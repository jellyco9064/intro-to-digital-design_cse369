==> flow/design.v <==
module apple_generator(
	output logic [15:0][15:0] RedPixels
	,input logic [15:0][15:0] GrnPixels
	,input logic eating
	,input logic [7:0] random
	,input logic clk, reset
	);
	logic [15:0][15:0] red;
	logic [3:0] rand_row;
	logic [3:0] rand_col;
	assign rand_row = random[7:4];
	assign rand_col = random[3:0];
	logic[15:0] row_lights;
	col_select col (.row_lights, .rand_col);
	logic apple_active, conflict;
	check_conflict chk (.apple_active, .conflict, .red(red), .grn(GrnPixels), .clk, .reset);
	typedef enum logic [1:0]
	{
		e_active = 2'b11
		,e_hold = 2'b01
		,e_empty = 2'b00
	} state_e;
	state_e state_n, state_r;
	always_comb begin
		if (state_r == e_active & eating)
			state_n = e_hold;
		else if (state_r == e_hold & ~eating)
			state_n = e_empty;
		else if (state_r == e_empty)
			state_n = e_active;
		else
			state_n = state_r;
		if (state_r == e_hold) begin
			red = RedPixels;
		end else if (state_r == e_empty) begin
			red = 256'b0;
		end else if (conflict | ~apple_active) begin
			red = 256'b0;
			case (rand_row)
				4'b0000: begin
					red[0] = row_lights;
				end
				4'b0001: begin			
					red[1] = row_lights;			
				end
				4'b0010: begin
					red[2] = row_lights;			
				end
				4'b0011: begin
					red[3] = row_lights;			
				end
				4'b0100: begin
					red[4] = row_lights;		
				end
				4'b0101: begin
					red[5] = row_lights;			
				end
				4'b0110: begin
					red[6] = row_lights;			
				end		
				4'b0111: begin
					red[7] = row_lights;				
				end
				4'b1000: begin
					red[8] = row_lights;			
				end
				4'b1001: begin
					red[9] = row_lights;			
				end
				4'b1010: begin
					red[10] = row_lights;			
				end
				4'b1011: begin
					red[11] = row_lights;			
				end
				4'b1100: begin
					red[12] = row_lights;			
				end
				4'b1101: begin
					red[13] = row_lights;			
				end
				4'b1110: begin
					red[14] = row_lights;		
				end
				4'b1111: begin
					red[15] = row_lights;			
				end
			endcase
		end else begin
			red = RedPixels;
		end
	end
	always_ff @(posedge clk) begin
		if (reset) begin
			RedPixels <= 256'b0;
			state_r <= e_empty;
		end else begin
			RedPixels <= red;
			state_r <= state_n;
		end
	end
endmodule   
module check_conflict (
	output logic conflict, apple_active
	,input logic [15:0][15:0] red
	,input logic [15:0][15:0] grn
	,input logic clk, reset
	);
	logic c, a;
	always_comb begin
		c = (red & grn) != 0;
		a = (red != 0);					
	end
	always_ff @(posedge clk) begin
		if (reset) begin
			conflict <= 0;
			apple_active <= 0;
		end else begin
			conflict <= c;
			apple_active <= a;
		end
	end
endmodule   
module col_select (
	output logic [15:0] row_lights
	,input logic [3:0] rand_col
	);
	always_comb begin
		case (rand_col)
			4'b0000: begin
				row_lights = 16'b1000000000000000;
			end
			4'b0001: begin
				row_lights = 16'b0100000000000000;
			end
			4'b0010: begin
				row_lights = 16'b0010000000000000;
			end
			4'b0011: begin
				row_lights = 16'b0001000000000000;
			end
			4'b0100: begin
				row_lights = 16'b0000100000000000;
			end
			4'b0101: begin
				row_lights = 16'b0000010000000000;
			end
			4'b0110: begin
				row_lights = 16'b0000001000000000;
			end
			4'b0111: begin
				row_lights = 16'b0000000100000000;
			end
			4'b1000: begin
				row_lights = 16'b0000000010000000;
			end
			4'b1001: begin
				row_lights = 16'b0000000001000000;
			end
			4'b1010: begin
				row_lights = 16'b0000000000100000;
			end
			4'b1011: begin
				row_lights = 16'b0000000000010000;
			end
			4'b1100: begin
				row_lights = 16'b0000000000001000;
			end
			4'b1101: begin
				row_lights = 16'b0000000000000100;
			end
			4'b1110: begin
				row_lights = 16'b0000000000000010;
			end
			4'b1111: begin
				row_lights = 16'b0000000000000001;
			end
		endcase
	end
endmodule   
# == Reports on apple_generator ==
# What the tools print for apple_generator, step after step.
# Line numbers count from 1 in the design file above.
# Cell names lack the library's common part.
# Not given: n/a
# inputs
design,apple_generator
clock,clk
lib,sky130hd
corner,tt_025C_1v80

# == After elaboration ==
# Source: Yosys, flattened and elaborated, memories not mapped. Widths are those after wreduce. Registers that Yosys merges into a memory's read port (data or address) are not register bits. Print and check cells do not count. Equal cells are merged and count once.
# Memory sizes are those after Yosys's memory passes, which may raise the word count (mostly to a power of two), join words into wider ones and drop unused or constant bits.
# word_totals
mem_count,1
mem_bits_ro,256
output_inout_bits,256
reg_bits,260
wordCells,73
input_bits,267
# mem_list
memory,words,word_bits,rd,write_ports,line_no,rtl
(no name shown),16,16,1,0,129,case (rand_col)
# classes
equal,17
mux,22
n_logic,6
reduce_and_logical,22
# ops
operator,count
two-way mux 256 bit,3
nonzero test 256 bit,2
case mux 16 bit (select 2 bit),16
bitwise AND 256 bit,1
OR reduction 15 bit,16
equality test 4 bit (second input constant),8
equality test 4 x 3 -> 1 bit (second input constant),4
equality test 4 x 2 -> 1 bit (second input constant),2
equality test 4 x 1 -> 1 bit (second input constant),1
zero test 4 bit,1
nonzero test 3 bit,1
OR reduction 3 bit,1
two-way mux 1 bit,3
bitwise AND 1 bit,2
NOT 1 bit,2
equality test 2 x 1 -> 1 bit (second input constant),1
equality test 2 bit (second input constant),1
zero test 2 bit,1
bitwise OR 1 bit,1

# == Depth ==
# Depth = most cells in a row (Yosys ltp): at word level without a register or memory, in the mapped netlist without a sequential cell, where the memories' decode and read muxes count.
# logic_depth
ltp_word,8
abc_area,0
ltp_mapped,13
mapped_depth_nobuf,8

# == After synthesis ==
# The flow's flattened synthesis, as Yosys stat reports it; memories are mapped. The netlist is that of the ABC_AREA named above (0 if unset); the other value can give another one.
# by_type
type,count,area_total_um2
dfxtp_1,261,5.23E+03
a22oi_1,250,1876.8
nor2_1,253,949.661
a22o_1,67,586.813
clkbuf_1,140,525.504
nand3_1,91,455.437
a21oi_1,80,400.384
nor4_1,57,356.592
nand2_1,83,311.549
nor2b_1,49,306.544
nand4_1,44,275.264
o21ai_0,51,255.245
nor3_1,46,230.221
and3_1,35,218.96
a31oi_1,29,181.424
a221oi_1,20,175.168
a222oi_1,16,160.154
buf_2,27,135.13
# Not listed: further types 55, cells in them 275.
# mapped
ff_cells,261
cells,1874
buffers,194
yosys_area_um2,14756.7
# By module: a second synthesis without flattening, with its own total; a netlist apart from the flattened one above.
# unflattened
cells_unflattened,1792
hier_area_um2,14136.1
# Rows give one instance, submodules left out.
# by_module
mod,n_inst,area_um2,cells
apple_generator,1,12064.1,1532
check_conflict,1,1845.5,240
col_select,1,226.5,20

# == Worst setup path after synthesis ==
# Source: OpenSTA report_checks on the synthesized netlist (no wires, ideal clock, input and output delay 20% of the period each), path of least setup slack; recovery checks are left aside. Register names are those of the netlist, which keeps one name where synthesis merged equal registers.
# synth_path
kind,input to register
from,input random[0]
to,register chk.conflict
delay_ns,2.389
path_stages,10
setup_time_ns,0.133
arrival_ns,3.352
period_ns,5.48
n_path_buf,2
slack_ns,1.995
period_less_setup_slack_ns,3.485
# "delay_ns" = arrival - input delay + setup time.
# "path_stages": output pins that drive a net of the path, with the launching flip-flop's if there is one; two outputs of one cell count as two.
# "period_less_setup_slack_ns" = period - worst setup slack (recovery checks aside). The figure is calculated, with input and output delays left at 20% of the set period.
# The rows between start and end are the longest chain of elaborated cells between them; the timing report does not say that the signal goes this way. Where chains are equally long, one stands for them.
# Each line given opens the expression or statement behind the cell; cells for indexed reads and writes are added by Yosys, which also makes memories of some case tables.
# The chain passes a memory read, where the word-level depth is cut; so it can be longer than that depth.
# synth_between
path_cell_list,clkbuf_2 -> buf_2 -> nor3_1 -> and2_1 -> a32o_1 -> or4_1 -> a2111o_1 -> or4_1 -> nor4_1 -> a31oi_1
elab_chain_len,7
# synth_rtl
element,line_no,rtl
from (decl),5,",input logic [7:0] random"
memory (16 x 16 bit),129,case (rand_col)
case mux 16 bit (select 2 bit),39,case (rand_row)
two-way mux 256 bit,37,end else if (conflict | ~apple_active) begin
two-way mux 256 bit,35,end else if (state_r == e_empty) begin
two-way mux 256 bit,33,if (state_r == e_hold) begin
bitwise AND 256 bit,111,c = (red & grn) != 0;
nonzero test 256 bit,111,
to (assign),116,conflict <= 0;
to (assign),119,conflict <= c;
to (decl),104,"output logic conflict, apple_active"

# == Worst path after layout ==
# From the final timing report of run 2: the path of least setup slack in the routed layout; clock arrival at registers is part of the times.
# layout_path
kind,input to register
from,input GrnPixels
to,register chk.conflict
setup_time_ns,0.14
arrival_ns,3.51
period_ns,2.99
path_stages,9
slack_ns,-0.06
n_path_buf,1
# An end named without its bit number is one bit of that signal or, where synthesis recoded a state register, one of its new flip-flops.
# The rows between start and end are the longest chain of elaborated cells between them; the timing report does not say that the signal goes this way. Where chains are equally long, one stands for them.
# layout_between
path_cell_list,clkdlybuf4s50_1 -> a22o_1 -> a221oi_1 -> nand3_1 -> a32oi_1 -> nand4_1 -> or4b_2 -> nor4_4 -> a31oi_1
elab_chain_len,2
# layout_rtl
element,line_no,rtl
from (decl),3,",input logic [15:0][15:0] GrnPixels"
bitwise AND 256 bit,111,c = (red & grn) != 0;
nonzero test 256 bit,111,
to (assign),116,conflict <= 0;
to (assign),119,conflict <= c;
to (decl),104,"output logic conflict, apple_active"

# Record of 2 stored runs of the RTL-to-layout flow on apple_generator, platform sky130hd. The runs are unordered. Constraints: input delay and output delay 20% of the set period each, output load 0.01 pF.
# "timing.worst_path_ns" is the time allowed to the run's worst setup path (the clock period less input and output delay, where it has them) less its slack. Clock arrival times count: a late capture clock shortens it, a late launch clock lengthens it.
# "totalPower_uw" rests on the timing tool's default activity at the inputs, not on a simulated workload.
# Settings: - = not set for that run.
# A result given as - is not shown for that run.
name,run 1,run 2
period_ns,1.97,2.99
CORE_UTILIZATION,57,40
PLACE_DENSITY_LB_ADDON,0.25,-
CORE_ASPECT_RATIO,0.87,-
CORE_MARGIN,10,2
TNS_END_PERCENT,75,-
CTS_CLUSTER_SIZE,45,-
CTS_CLUSTER_DIAMETER,127,-
CAP_MARGIN,10,20
MAX_ROUTING_LAYER,met4,-
SLEW_MARGIN,20,20
SETUP_SLACK_MARGIN,-,0.09
total_negative_slack_ns,-,-0.058
worst_hold_slack_ns,-,0.486
die_um2,-,38443.4
synth_area_um2,-,14756.7
finalCellArea_um2,-,26659.3
timing.worst_path_ns,-,2.45
critical_path_type,-,input to register
fin_ws_ns,-,-0.058
totalPower_uw,-,10343
# Run 1: did not finish, placement stopped with DPL-0038
